==> flow/design.v <==
`timescale 1ns / 1ps
module image_buffer #(KERNEL_SIZE=3,DATA_SIZE = 8,ROW_SIZE = 28)(clock, pixel_data_in,convol_out,out_valid,data_in_valid);
localparam counter_size = $clog2(ROW_SIZE*(KERNEL_SIZE-1)+KERNEL_SIZE+1);
input clock,data_in_valid;
input [DATA_SIZE-1:0] pixel_data_in;
output wire [KERNEL_SIZE*KERNEL_SIZE*DATA_SIZE-1:0] convol_out;
output reg out_valid;
wire [DATA_SIZE-1:0] lb_out [0:KERNEL_SIZE-2];
wire [KERNEL_SIZE*DATA_SIZE-1:0] conv_out [0:KERNEL_SIZE-1];
reg [counter_size-1:0] counter = 0;
genvar i;
generate
    for(i=0;i<KERNEL_SIZE;i=i+1) begin
    if(i==0) begin
        line_buffer #(KERNEL_SIZE,DATA_SIZE,ROW_SIZE) lb (.clock(clock),.data_valid(data_in_valid),.pixel_in(pixel_data_in),.pixel_out(lb_out[i]),.conv_row_out(conv_out[i]));
        end
    else if(i==(KERNEL_SIZE-1)) begin
        line_buffer #(KERNEL_SIZE,DATA_SIZE,ROW_SIZE) lb (.clock(clock),.data_valid(data_in_valid),.pixel_in(lb_out[i-1]),.pixel_out(),.conv_row_out(conv_out[i]));
        end
    else begin
        line_buffer #(KERNEL_SIZE,DATA_SIZE,ROW_SIZE) lb (.clock(clock),.data_valid(data_in_valid),.pixel_in(lb_out[i-1]),.pixel_out(lb_out[i]),.conv_row_out(conv_out[i]));
        end
    end
    for(i=0;i<KERNEL_SIZE;i=i+1) begin
        assign convol_out[(i+1)*DATA_SIZE*KERNEL_SIZE-1:i*DATA_SIZE*KERNEL_SIZE] = conv_out[KERNEL_SIZE-i-1];
    end
endgenerate
always @(posedge clock) begin
    if (!data_in_valid) begin
        counter <= 0;
        out_valid <=0;
        end
    else begin 
        if (counter == ROW_SIZE*(KERNEL_SIZE-1)+KERNEL_SIZE - 1)
            out_valid <=1;
        else
            counter <= counter + 1;
    end
end
endmodule
`timescale 1ns / 1ps
module line_buffer#(KERNEL_SIZE = 3,DATA_SIZE = 8,ROW_SIZE = 28)(clock,data_valid,pixel_in,pixel_out,conv_row_out);
input clock,data_valid;
input [DATA_SIZE-1:0] pixel_in;
output [DATA_SIZE-1:0] pixel_out;
output [KERNEL_SIZE*DATA_SIZE-1:0] conv_row_out;
wire [DATA_SIZE-1:0] wiring [0:ROW_SIZE-2];
genvar i;
generate 
for(i=0;i<ROW_SIZE;i=i+1) begin
    if(i==0) begin
        pixel_buffer #(DATA_SIZE) pb (.clock(clock),.data_valid(data_valid),.pixel_in_data(pixel_in),.pixel_out_data(wiring[i]));
        end
    else if(i==ROW_SIZE-1) begin
        pixel_buffer #(DATA_SIZE) pb (.clock(clock),.data_valid(data_valid),.pixel_in_data(wiring[i-1]),.pixel_out_data(pixel_out));
        end
    else
        pixel_buffer #(DATA_SIZE) pb (.clock(clock),.data_valid(data_valid),.pixel_in_data(wiring[i-1]),.pixel_out_data(wiring[i]));
    end
for(i=0; i<KERNEL_SIZE;i = i+1) begin
    assign conv_row_out[(i+1)*DATA_SIZE-1:i*DATA_SIZE] = wiring[KERNEL_SIZE-i-1];
end
endgenerate
endmodule
`timescale 1ns / 1ps
module pixel_buffer #(DATA_SIZE = 8)(clock, data_valid, pixel_in_data, pixel_out_data);
input clock,data_valid;
input [DATA_SIZE-1:0] pixel_in_data;
output reg [DATA_SIZE-1:0] pixel_out_data;
always @(posedge clock) 
    if(data_valid)
        pixel_out_data <= pixel_in_data;
endmodule
Step by step through the tools: image_buffer
What the tools print for image_buffer, step after step.
Lines are those of the file above, counted from 1.
Operators carry their Yosys type and port widths (W data, S select, Z words).
Library cell names are shortened.
A cell with -- has no value.
Set-up
  design top: image_buffer
  clock: clock
  library: sky130hd
  library corner: tt_025C_1v80

Word level
Source: Yosys, flattened and elaborated. Widths are those after wreduce; folded enables and synchronous resets count as part of the registers. Registers that Yosys merges into a memory's read port (data or address) are not register bits. Print and check cells do not count. Equal cells are merged and count once.
Word-level totals
  word width x clocked read ports: 0
  memory cells: 0
  bits in registers: 479
  input bits: 10
  RAM bits: 0
  latch bits: 0
  ROM bits: 0
Operators by class
  reductions and logical operators: 0
  divide/modulo/power cells: 0
  $lt $le $gt $ge: 0
  bitwise logic cells: 0
  equal/unequal tests: 1
  shift-type cells: 0
  multiplexer cells: 0
  $add $sub $neg: 1
  multiply operators: 0
Operator list (number)
  $add A6 B1 Y6 const B: 1
  $eq A6 B6 Y1 const B: 1

Logic depth
Depth = most cells in a row (Yosys ltp): at word level without a register or memory, in the mapped netlist without a sequential cell, where the memories' decode and read muxes count.
Logic depth
  word-level depth: 1
  ABC_AREA: 0
  gate-level depth with buffers: 5
  gate-level depth less buffers: 5

Mapped cells and area
Yosys stat after the flow's synthesis: flattened, memories mapped to cells. It holds for the ABC_AREA given above (unset counts as 0); a run with the other value may have another netlist.
Totals and module areas in this step are rounded.
Synthesis totals
  flip-flop cells: 479
  cells in the netlist: 503
  buffers: 0
  sequential area: 14000 µm²
  mapped area: 14000 µm²
Cells by type
  edfxtp_1: number 472, area in all 1.42E+04 µm²
  dfxtp_1: number 7, area in all 140.134 µm²
  ha_1: number 2, area in all 25.024 µm²
  xnor2_1: number 2, area in all 17.517 µm²
  nand2_1: number 4, area in all 15.014 µm²
  and2_1: number 2, area in all 12.512 µm²
  or3_1: number 2, area in all 12.512 µm²
  mux2i_1: number 1, area in all 10.01 µm²
  nand3_2: number 1, area in all 10.01 µm²
  o41ai_1: number 1, area in all 8.758 µm²
  xor2_1: number 1, area in all 8.758 µm²
  a21boi_1: number 1, area in all 7.507 µm²
  o21a_1: number 1, area in all 7.507 µm²
  and3_1: number 1, area in all 6.256 µm²
  a21oi_1: number 1, area in all 5.005 µm²
  nand3_1: number 1, area in all 5.005 µm²
  nor3_1: number 1, area in all 5.005 µm²
  o21ai_0: number 1, area in all 5.005 µm²
  inv_1: number 1, area in all 3.754 µm²
The figures by module come from a second, unflattened synthesis with its own total; it is not the netlist above.
Second synthesis, totals
  cells (unflattened synthesis): 703
  area (unflattened synthesis): 20000 µm²
Each row is one instance without its submodules.
By module
  pixel_buffer (DATA_SIZE=8): cells 8, sequential area 240 µm², area 240 µm², instances 84
  image_buffer: cells 31, sequential area 140 µm², area 310 µm², instances 1
  line_buffer: cells 0, sequential area 0.0 µm², area 0.0 µm², instances 3

Path before layout
Source: OpenSTA report_checks on the synthesized netlist (no wires, ideal clock, input and output delay 20% of the period each), path of least setup slack; recovery checks are left aside. Register names are those of the netlist, which keeps one name where synthesis merged equal registers.
Timing post-synthesis
  kind: register -> register
  from: reg counter[0]
  to: reg counter[2]
  library setup time: 0.116 ns
  slack: 0.421 ns
  buffers on the path: 0
  required time: 1.474 ns
  stages on the path: 6
  data arrival time: 1.053 ns
  path delay: 1.169 ns
  clock period: 1.59 ns
  synthesis period reached: 1.169 ns
"path delay" is the arrival time less input delay plus setup time.
"stages on the path" counts driving pins, that of a launching flip-flop among them; a cell with two outputs on the path counts twice.
"synthesis period reached" is the clock period less the worst setup slack; recovery checks do not enter. This is arithmetic on one report: input and output delays are still those of the set period (20% each).
Between the ends stands the longest chain of elaborated cells between them, by number of cells; it is not shown to be the way that was timed. Of several equally long chains one is given.
A line is the first line of the expression or statement that the cell stems from. Yosys adds cells for indexed reads and writes and turns some case tables into memories.
Between the ends, post-synthesis
  cell sequence: dfxtp_1 > inv_1 > ha_1 > nand2_1 > or3_1 > and3_1
  cells in the longest elaborated chain: 1
RTL lines, path post-synthesis
  from (decl): line 10  | reg [counter_size-1:0] counter = 0;
  from (assign): line 30  | counter <= 0;
  from (assign): line 37  | counter <= counter + 1;
  $add A6 B1 Y6: line 37
  to (assign): line 30
  to (assign): line 37
  to (decl): line 10

Timing after layout
From the final timing report of flow run 2: the path of least setup slack in the routed layout; clock arrival at registers is part of the times.
Timing after layout
  kind: register -> output
  from: reg genblk1[1].genblk1.genblk1.lb.genblk1[0].genblk1.pb.pixel_out_data[5]
  to: out convol_out[45]
  slack: -0.11 ns
  stages on the path: 2
  clock period: 1.36 ns
  data arrival time: 1.20 ns
  buffers on the path: 1
  required time: 1.09 ns
  output delay: 0.27 ns
Between the ends, after layout
  cell sequence: edfxtp_1 > buf_6
  cells in the longest elaborated chain: 0
RTL lines, path after layout
  from (decl): line 69  | output reg [DATA_SIZE-1:0] pixel_out_data;
  from (assign): line 72  | pixel_out_data <= pixel_in_data;
  to (decl): line 6  | output wire [KERNEL_SIZE*KERNEL_SIZE*DATA_SIZE-1:0] convol_out;

Memo
Re: implementation data of image_buffer

Measured results for image_buffer: 2 stored runs of the Yosys and OpenROAD flow on sky130hd. The settings differ; the order carries no meaning. The constraints put input and output delay at 20% of the set period each and load the outputs with 0.01 pF.
"power": no workload was simulated; the value follows from the tool's default switching activity.
The results are shown rounded.
[flow run 1] settings: period_ns=1.25, CORE_UTILIZATION=70, CAP_MARGIN=20, CORE_MARGIN=2, SLEW_MARGIN=20
[flow run 1] result: did not finish, clock tree synthesis stopped with DPL-0033
[flow run 2] settings: period_ns=1.36, CORE_UTILIZATION=57, SETUP_SLACK_MARGIN=0.12, PLACE_DENSITY_LB_ADDON=0.0, CORE_ASPECT_RATIO=1.42, CORE_MARGIN=10, GPL_TIMING_DRIVEN=1, GPL_ROUTABILITY_DRIVEN=0, CAP_MARGIN=20, SLEW_MARGIN=20
[flow run 2] result: chip area after synthesis (Yosys) 14000 µm², die area 32000 µm², standard-cell area of the final layout 17000 µm², worst setup slack after layout -0.11 ns, total negative slack -0.26 ns, power 30000 uW
